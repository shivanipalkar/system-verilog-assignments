==> flow/design.v <==
module ActivationWindow
  # (parameter WIDTH = 10, ACT_CMD = 4)
  (
    input logic Clock, Reset, ACTREQ,
    output logic ACTOK
  );
  logic [WIDTH-1:0] OP;
  int ACT_CNT;
  always_ff @(posedge Clock, negedge Reset)
    begin
      if(!Reset)
        begin
          OP <= '0;
          ACTOK <= 1'b0;
          ACT_CNT <= '0;
        end
      else begin
        case (ACTREQ)
          1'b0:  
            begin 
              OP <= {OP[WIDTH-2:0],ACTREQ};
              ACT_CNT <= ((ACT_CNT <= ACT_CMD) && (OP[WIDTH-1] == 1'b1)) ? (ACT_CNT - 1'b1) : (ACT_CNT);
              ACTOK <= (ACT_CNT < ACT_CMD) ? 1'b1 : 1'b0;
            end
          1'b1:  
            begin
              if ((ACT_CNT < ACT_CMD) && (OP[WIDTH-1] == 1'b0))
                begin ACTOK <= 1'b1;
                  OP <= {OP[WIDTH-2:0],ACTREQ};
                  ACT_CNT <= ACT_CNT + 1'b1 ; 
                end
              else if((ACT_CNT <= ACT_CMD) && (OP[WIDTH-1] == 1'b1)) 
                begin
                  ACTOK <= 1'b1;
                  OP <= {OP[WIDTH-2:0],ACTREQ};
                  ACT_CNT <= ACT_CNT;
                end
              else  
                begin
                  ACTOK <= 1'b0;
                  OP <= {OP[WIDTH-2:0],1'b0};
                  ACT_CNT <= ACT_CNT;
                end  
            end
        endcase
      end
    end
endmodule
# == Step by step through the tools: ActivationWindow ==
# What the tools print for ActivationWindow, step after step.
# Line numbers count from 1 in the design file above.
# Operators carry their Yosys type and port widths (W data, S select, Z words).
# Cell names lack the library's common part.
# The mark n/a stands for no value.
# setup
design,ActivationWindow
clock,Clock
cell_library,sky130hd
corner,tt_025C_1v80

# == Elaborated design ==
# Source: Yosys, flattened and elaborated, memories not mapped. Widths are those after wreduce. Registers that Yosys merges into a memory's read port (data or address) are not register bits. Print and check cells do not count.
# word_totals
out_inout_bits,1
wordCells,24
register_bits,43
# op_classes
n_mux,10
bitwise,2
reduce_logical,3
cmp,2
addsub,2
eq_ne,2
# ops
operator,n
$pmux W32 S2,1
$mux W32,2
$add A32 B1 Y32 const B,1
$sub A32 B1 Y32 const B,1
$le A32 B4 Y1 const B,1
$lt A32 B4 Y1 const B,1
$pmux W10 S2,1
$mux W1,5
$logic_and A1 B1 Y1,2
$not A1 Y1,2
$ne A2 B1 Y1 const B,1
$ne A2 B2 Y1 const B,1
$reduce_and A2 Y1,1
$pmux W1 S2,1

# == Depth ==
# Yosys ltp: most cells in a row. Word level: on the elaborated netlist, between registers, memories and ports. Mapped: between sequential cells and ports; inverters and the memories' decode and read muxes count.
# depth
depth_word,5
abc_area,0
mapped_depth,12
mapped_depth_nobuf,11

# == After synthesis ==
# Source: synth_stat.txt of the flow (Yosys; design flattened, memories mapped). It holds for the ABC_AREA given above (unset counts as 0); a run with the other value may have another netlist.
# types
cell,n,type_area_um2
dfrtp_1,43,1.08E+03
ha_1,30,375.36
nand2_1,50,187.68
o21ai_0,35,175.168
a21o_1,21,157.651
xnor2_1,17,148.893
a21oi_1,27,135.13
xor2_1,13,113.859
nor2_1,16,60.058
nor4_1,7,43.792
o21ai_1,7,35.034
nand3_1,6,30.029
clkbuf_1,7,26.275
inv_1,7,26.275
nand4_1,4,25.024
nor3_1,5,25.024
a211oi_1,3,22.522
o31ai_4,1,21.27
# Other cell types: 37; their cells: 48.
# synth_totals
mapped_area_um2,3111.7
flip_flops,43
cell_count,347
buf_cells,10

# == Timing after synthesis ==
# Source: OpenSTA report_checks on the synthesized netlist (no wires, ideal clock, input and output delay 20% of the period each), path of least setup slack; recovery checks are left aside. Register names are those of the netlist, which keeps one name where synthesis merged equal registers.
# synth_timing
path_type,input-to-reg
startpoint,input ACTREQ
endpoint,register ACT_CNT[28]
stages,11
path_slack_ns,0.883
clock_period_ns,4.52
n_path_buf,0
setup_ns,0.129
launch_ns,0.904
t_arrival_ns,3.508
delay_ns,2.733
input_delay_ns,0.904
synth_period_reached_ns,3.637
# "delay_ns" is the arrival time less input delay plus setup time.
# "stages": output pins that drive a net of the path, with the launching flip-flop's if there is one; two outputs of one cell count as two.
# "synth_period_reached_ns" is the clock period less the worst setup slack; recovery checks do not enter. This is arithmetic on one report: input and output delays are still those of the set period (20% each).
# Between the ends stands the longest chain of elaborated cells between them, by number of cells; it is not shown to be the way that was timed. Of several equally long chains one is given.
# Each line given opens the expression or statement behind the cell; cells for indexed reads and writes are added by Yosys, which also makes memories of some case tables.
# At most two assigning lines are given for a register; there are more.
# synth_between
path_cell_list,inv_1 ha_1 nor2b_4 o211ai_2 a21boi_2 o31ai_4 o21ai_2 a221o_2 a311oi_2 xor2_1 o21ai_1
elab_chain_len,3
cells_between,5
lines_between,1
# synth_lines
element,line_no,source
"start, declared",4,"input logic Clock, Reset, ACTREQ,"
$not A1 Y1,18,case (ACTREQ)
$ne A2 B2 Y1,n/a,
$reduce_and A2 Y1,n/a,
"end, assigned",22,ACT_CNT <= ((ACT_CNT <= ACT_CMD) && (OP[WIDTH-1] == 1'b1)) ? (ACT_CNT - 1'b1) : (ACT_CNT);
"end, assigned",30,ACT_CNT <= ACT_CNT + 1'b1 ;
"end, declared",8,int ACT_CNT;

# == Worst path after layout ==
# Path of least setup slack in the final report of run 1 (OpenROAD, finished layout, wires in). Where an end is a register, its clock arrival counts in the times.
# layout_timing
path_type,input-to-reg
startpoint,input ACTREQ
endpoint,register ACT_CNT[28]
n_path_buf,4
launch_ns,0.39
setup_ns,0.12
clock_period_ns,1.95
path_slack_ns,-0.91
t_arrival_ns,3.03
input_delay_ns,0.39
stages,14
# Between the ends stands the longest chain of elaborated cells between them, by number of cells; it is not shown to be the way that was timed. Of several equally long chains one is given.
# At most two assigning lines are given for a register; there are more.
# layout_between
path_cell_list,buf_12 clkinvlp_4 buf_12 buf_12 ha_4 a21oi_4 o21ai_4 buf_4 o31ai_4 o21ai_2 a221o_2 a311oi_2 xor2_1 o21ai_1
elab_chain_len,3
cells_between,5
lines_between,1
# layout_lines
element,line_no,source
"start, declared",4,"input logic Clock, Reset, ACTREQ,"
$not A1 Y1,18,case (ACTREQ)
$ne A2 B2 Y1,n/a,
$reduce_and A2 Y1,n/a,
"end, assigned",22,ACT_CNT <= ((ACT_CNT <= ACT_CMD) && (OP[WIDTH-1] == 1'b1)) ? (ACT_CNT - 1'b1) : (ACT_CNT);
"end, assigned",30,ACT_CNT <= ACT_CNT + 1'b1 ;
"end, declared",8,int ACT_CNT;

Wiki page: ActivationWindow / flow data

Flow measurements of ActivationWindow on sky130hd: 2 stored runs with different settings, listed in no order. Input and output delays are each 20% of the period that was set; the output load is 0.01 pF.
"period_less_ws_ns" is the run's clock period less its worst setup slack. It is reckoned from that one timing run; input and output delays stay at 20% of the period that was set.
"timing.worst_path_ns" is the time allowed to the run's worst setup path (the clock period less input and output delay, where it has them) less its slack. Clock arrival times count: a late capture clock shortens it, a late launch clock lengthens it.
"totalPower_mw" rests on the timing tool's default activity at the inputs, not on a simulated workload.

Run 1, flow files:
==> flow/run.sh <==
#!/bin/bash
# the make line also repeats the synthesis and layout settings of config.mk as NAME=value (left out here)
make -C /OpenROAD-flow-scripts/flow DESIGN_CONFIG=/design/flow/config.mk WORK_HOME=/design/flow/orfs CLKGATE_MAP_FILE= finish
==> flow/config.mk <==
export PLATFORM = sky130hd
export DESIGN_NAME = ActivationWindow
export DESIGN_NICKNAME = ActivationWindow
export VERILOG_FILES = /design/flow/design.v
export SDC_FILE = /design/flow/constraint.sdc
export NUM_CORES = 4
export LEC_CHECK = 0
export CAP_MARGIN = 20
export CELL_PAD_IN_SITES_DETAIL_PLACEMENT = 1
export CORE_MARGIN = 10
export CORE_UTILIZATION = 27
export GPL_TIMING_DRIVEN = 0
export MAX_ROUTING_LAYER = met5
export MIN_ROUTING_LAYER = met2
export SETUP_SLACK_MARGIN = 0.15
export SLEW_MARGIN = 30
==> flow/constraint.sdc <==
create_clock -name core_clock -period 1.95 [get_ports {Clock}]
set_input_delay 0.3900 -clock core_clock [delete_from_list [all_inputs] [get_ports {Clock}]]
set_output_delay 0.3900 -clock core_clock [all_outputs]
set_load 0.01 [all_outputs]

==> results of run 1, as CSV <==
result,value
period_less_ws_ns,2.865
totalPower_mw,10.316
synthArea_um2,3111.7
timing.worst_path_ns,2.47
worst_setup_path_type,"input-to-reg"
fin_tns_ns,-20.776
finalCellArea_um2,5059.9
layout_utilization_frac,0.445
die_footprint_um2,16219.3
fin_ws_ns,-0.915

Run 2, flow files:
==> flow/run.sh <==
#!/bin/bash
# the make line also repeats the synthesis and layout settings of config.mk as NAME=value (left out here)
make -C /OpenROAD-flow-scripts/flow DESIGN_CONFIG=/design/flow/config.mk WORK_HOME=/design/flow/orfs CLKGATE_MAP_FILE= finish
==> flow/config.mk <==
export PLATFORM = sky130hd
export DESIGN_NAME = ActivationWindow
export DESIGN_NICKNAME = ActivationWindow
export VERILOG_FILES = /design/flow/design.v
export SDC_FILE = /design/flow/constraint.sdc
export NUM_CORES = 4
export LEC_CHECK = 0
export CAP_MARGIN = 20
export CELL_PAD_IN_SITES_DETAIL_PLACEMENT = 0
export CELL_PAD_IN_SITES_GLOBAL_PLACEMENT = 1
export CORE_MARGIN = 2
export CORE_UTILIZATION = 46
export CTS_CLUSTER_SIZE = 94
export PLACE_DENSITY_LB_ADDON = 0.03
export SETUP_SLACK_MARGIN = 0.44
export SLEW_MARGIN = 20
export TNS_END_PERCENT = 75
==> flow/constraint.sdc <==
create_clock -name core_clock -period 2.02 [get_ports {Clock}]
set_input_delay 0.4040 -clock core_clock [delete_from_list [all_inputs] [get_ports {Clock}]]
set_output_delay 0.4040 -clock core_clock [all_outputs]
set_load 0.01 [all_outputs]

==> results of run 2, as CSV <==
result,value
period_less_ws_ns,2.747
totalPower_mw,11.296
synthArea_um2,3111.7
timing.worst_path_ns,2.34
worst_setup_path_type,"input-to-reg"
fin_tns_ns,-15.016
finalCellArea_um2,5858.1
layout_utilization_frac,0.907
die_footprint_um2,7438.2
fin_ws_ns,-0.727
